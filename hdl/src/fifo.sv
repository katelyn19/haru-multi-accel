==> flow/design.v <==
`timescale 1ns / 1ps
module fifo #(
    parameter WIDTH = 4,
    parameter DEPTH = 4
)(
    input  wire                 clk,
    input  wire                 rst,
    input  wire                 i_fifo_w_stb,
    input  wire [WIDTH-1:0]     i_fifo_w_data,
    output wire                 o_fifo_full,
    output wire                 o_fifo_not_full,
    input  wire                 i_fifo_r_stb,
    output wire [WIDTH-1:0]     o_fifo_r_data,
    output wire                 o_fifo_empty,
    output wire                 o_fifo_not_empty
);
reg [WIDTH-1:0] MEM [0:DEPTH-1];
reg [$clog2(DEPTH)-1:0] write_ptr;
reg [$clog2(DEPTH)-1:0] read_ptr;
reg [$clog2(DEPTH)-1:0] r_read_ptr;
assign o_fifo_empty     = (write_ptr == read_ptr);
assign o_fifo_full      = (write_ptr == r_read_ptr);
assign o_fifo_not_empty = ~o_fifo_empty;
assign o_fifo_not_full  = ~o_fifo_full;
assign o_fifo_r_data    = MEM[read_ptr];
initial begin
    write_ptr   = 0;
    read_ptr    = 0;
    r_read_ptr  = (DEPTH - 1);
    if ( WIDTH <= 0 ) begin
        $error("%m ** Illegal condition **, you used %d WIDTH", WIDTH);
    end
    if ( DEPTH <= 0) begin
        $error("%m ** Illegal condition **, you used %d DEPTH", DEPTH);
    end
end
always @ (posedge clk) begin
    if (rst) begin
    end else begin
        if (i_fifo_w_stb && o_fifo_not_full) begin
            MEM[write_ptr] <= i_fifo_w_data;
        end
    end
end
always @ ( posedge clk ) begin
    if (rst) begin
        write_ptr       <=  0;
        read_ptr        <=  0;
        r_read_ptr      <=  (DEPTH - 1);
    end else begin
        if (i_fifo_w_stb && o_fifo_not_full) begin
            write_ptr   <= write_ptr + 1;
        end
        if (i_fifo_r_stb && o_fifo_not_empty) begin
            r_read_ptr  <= read_ptr;
            read_ptr    <= read_ptr + 1;
        end
    end
end
endmodule
======== Step by step through the tools: fifo ========
What the tools print for fifo, step after step.
Lines are those of the file above, counted from 1.
Cell names lack the library's common part.
The mark -- stands for no value.
design
  top ..................................... fifo
  clock ................................... clk
  standard-cell library ................... sky130hd
  timing corner ........................... tt_025C_1v80

======== Word-level counts ========
Yosys after proc, flatten, opt, wreduce and memory -nomap, before mapping. Enables and synchronous resets that opt folds into registers are not counted as muxes. Memory bits, and registers merged into a memory's read port (data or address), are not among the register bits. Print and check cells are not counted. Equal cells are merged and count once.
Yosys's memory passes give these memory sizes; they may raise the number of words (mostly to a power of two), join words into wider ones and drop unused or constant bits.
bit counts
  memory cells ............................ 1
  memory bits (writable) .................. 16
  register bits ........................... 6
  output and inout bits ................... 8
memories
  memory  words  width  read ports  wr ports  RTL line  RTL
  MEM     4      4      1           1         17        reg [WIDTH-1:0] MEM [0:DEPTH-1];
cells by class
  bitwise logic cells ..................... 2
  equality and inequality tests ........... 2
  mux-type cells .......................... 6
  add/sub/neg operators ................... 2
  reductions and logical operators ........ 2
operators by type and width
  kind                                  count
  2-to-1 mux 4 bit                      2
  adder 2 x 1 -> 2 bit with constant B  2
  equality test 2 bit                   2
  2-to-1 mux 2 bit                      2
  logical AND 1 bit                     2
  NOT 1 bit                             2
  2-to-1 mux 1 bit                      2

======== Logic depth ========
Depth = most cells in a row (Yosys ltp): at word level without a register or memory, in the mapped netlist without a sequential cell, where the memories' decode and read muxes count.
logic depth
  depth after elaboration ................. 5
  ABC_AREA ................................ 0
  mapped depth ............................ 6
  mapped depth without buffers ............ 5

======== After synthesis ========
Source: synth_stat.txt of the flow (Yosys; design flattened, memories mapped). It holds for the ABC_AREA given above (unset counts as 0); a run with the other value may have another netlist.
The area totals of this step are shown rounded.
cells by type
  cell type  count  total area (µm²)
  edfxtp_1   16     480.461
  dfxtp_1    6      120.115
  mux4_2     4      90.086
  ha_1       4      50.048
  xnor2_1    4      35.034
  a31oi_1    5      31.28
  inv_1      7      26.275
  and2_1     4      25.024
  a21o_1     3      22.522
  nand2_1    6      22.522
  xor2_1     2      17.517
  a21oi_1    3      15.014
  nand3_1    3      15.014
  o21ai_0    3      15.014
  a211oi_2   1      12.512
  nor2b_1    2      12.512
  buf_6      1      11.261
  buf_2      2      10.01
Not listed: further types 6, cells in them 6.
mapped netlist
  synthesis area .......................... 1100 µm²
  mapped cells ............................ 82
  flip-flops .............................. 22
  sequential area ......................... 600 µm²

======== Path before layout ========
Path of least setup slack by OpenSTA after synthesis, without wires, with an ideal clock, recovery checks aside; 20% of the period is set as input and as output delay. Where synthesis merged equal registers, the netlist keeps one of their names.
timing path after synthesis
  path kind ............................... register to output
  start point ............................. register read_ptr[0]
  end point ............................... output o_fifo_r_data[0]
  time at the first pin ................... 0.000 ns
  output delay ............................ 0.348 ns
  data required time ...................... 1.392 ns
  arrival time ............................ 1.045 ns
  slack ................................... 0.347 ns
  stages on the path ...................... 3
  path delay .............................. 1.045 ns
  clock period ............................ 1.74 ns
  synthesis period reached ................ 1.393 ns
"path delay" is the arrival time less input delay plus setup time.
A path that ends at an output port has no setup time.
"stages on the path" counts driving pins, that of a launching flip-flop among them; a cell with two outputs on the path counts twice.
"synthesis period reached" = period - worst setup slack (recovery checks aside). The figure is calculated, with input and output delays left at 20% of the set period.
The rows between start and end are the longest chain of elaborated cells between them; the timing report does not say that the signal goes this way. Where chains are equally long, one stands for them.
A line is the first line of the expression or statement that the cell stems from. Yosys adds cells for indexed reads and writes and turns some case tables into memories.
The chain passes a memory read, where the word-level depth is cut; so it can be longer than that depth.
on the way, after synthesis
  path through ............................ dfxtp_1 > buf_4 > mux4_2
  cells in the longest elaborated chain ... 1
  elaborated cells on any way between the ends .. 1
  classes of those cells .................. memory (1)
RTL lines, path after synthesis
  item                     RTL line  RTL
  start: declaration       19        reg [$clog2(DEPTH)-1:0] read_ptr;
  start: assignment        48        read_ptr        <=  0;
  start: assignment        56        read_ptr    <= read_ptr + 1;
  memory read (4 x 4 bit)  17        reg [WIDTH-1:0] MEM [0:DEPTH-1];
  end: declaration         13        output wire [WIDTH-1:0]     o_fifo_r_data,

======== Path in the finished layout ========
From the final timing report of job 2: the path of least setup slack in the routed layout; clock arrival at registers is part of the times.
timing path after layout
  path kind ............................... register to output
  start point ............................. register read_ptr[0]
  end point ............................... output o_fifo_r_data[0]
  clock period ............................ 1.59 ns
  data required time ...................... 1.27 ns
  stages on the path ...................... 4
  time at the first pin ................... 0.31 ns
  arrival time ............................ 1.44 ns
  slack ................................... -0.17 ns
  output delay ............................ 0.32 ns
The rows between start and end are the longest chain of elaborated cells between them; the timing report does not say that the signal goes this way. Where chains are equally long, one stands for them.
The chain passes a memory read, where the word-level depth is cut; so it can be longer than that depth.
on the way, after layout
  path through ............................ dfxtp_4 > buf_8 > mux4_2 > buf_6
  cells in the longest elaborated chain ... 1
  elaborated cells on any way between the ends .. 1
  classes of those cells .................. memory (1)
RTL lines, path after layout
  item                     RTL line  RTL
  start: declaration       19        reg [$clog2(DEPTH)-1:0] read_ptr;
  start: assignment        48        read_ptr        <=  0;
  start: assignment        56        read_ptr    <= read_ptr + 1;
  memory read (4 x 4 bit)  17        reg [WIDTH-1:0] MEM [0:DEPTH-1];
  end: declaration         13        output wire [WIDTH-1:0]     o_fifo_r_data,

FLOW RESULTS
============

Measured results for fifo: 2 stored runs of the Yosys and OpenROAD flow on sky130hd. The settings differ; the order carries no meaning. The constraints put input and output delay at 20% of the set period each and load the outputs with 0.01 pF.
"clock period achieved": clock period set for the run, less the worst setup slack. It is reckoned from that one timing run; input and output delays stay at 20% of the period that was set.
"time used up by the worst setup path" means the part of the period allowed to the worst setup path (the constraints hold back 20% at inputs and 20% at outputs) less its slack; where the path has registers, the arrival times of their clocks count too.
By "total power of the final layout" is meant OpenSTA's value without simulated activity: inputs other than the clock are taken to toggle once in ten clock periods, and the tool carries that through the logic.
Measured values are rounded.

---- job 1 ----
settings
  period_ns = 1.12
  CORE_UTILIZATION = 71
  PLACE_DENSITY = 0.48
  CELL_PAD_IN_SITES_GLOBAL_PLACEMENT = 0
  CELL_PAD_IN_SITES_DETAIL_PLACEMENT = 1
  TNS_END_PERCENT = 35
  ABC_AREA = 0
  CAP_MARGIN = 25
  MIN_ROUTING_LAYER = met1
  MAX_ROUTING_LAYER = met5
  CORE_MARGIN = 2
  SLEW_MARGIN = 20
results
  no final report: placement broke off with DPL-0033

---- job 2 ----
settings
  period_ns = 1.59
  CORE_UTILIZATION = 50
  SETUP_SLACK_MARGIN = 0.22
  PLACE_DENSITY_LB_ADDON = 0.25
  CORE_ASPECT_RATIO = 1.69
  CELL_PAD_IN_SITES_GLOBAL_PLACEMENT = 2
  TNS_END_PERCENT = 60
  ABC_AREA = 0
  GPL_TIMING_DRIVEN = 0
  MAX_ROUTING_LAYER = met4
  CAP_MARGIN = 20
  CORE_MARGIN = 2
  SLEW_MARGIN = 20
results
  chip area in the Yosys report ........... 1100 µm²
  area inside the die boundary ............ 2500 µm²
  standard-cell area after routing ........ 1500 µm²
  setup slack of the critical path ........ -0.17 ns
  total power of the final layout ......... 2.9 mW
  clock period achieved ................... 1.763 ns
  time used up by the worst setup path .... 1.44 ns
  class of the worst setup path ........... register to output
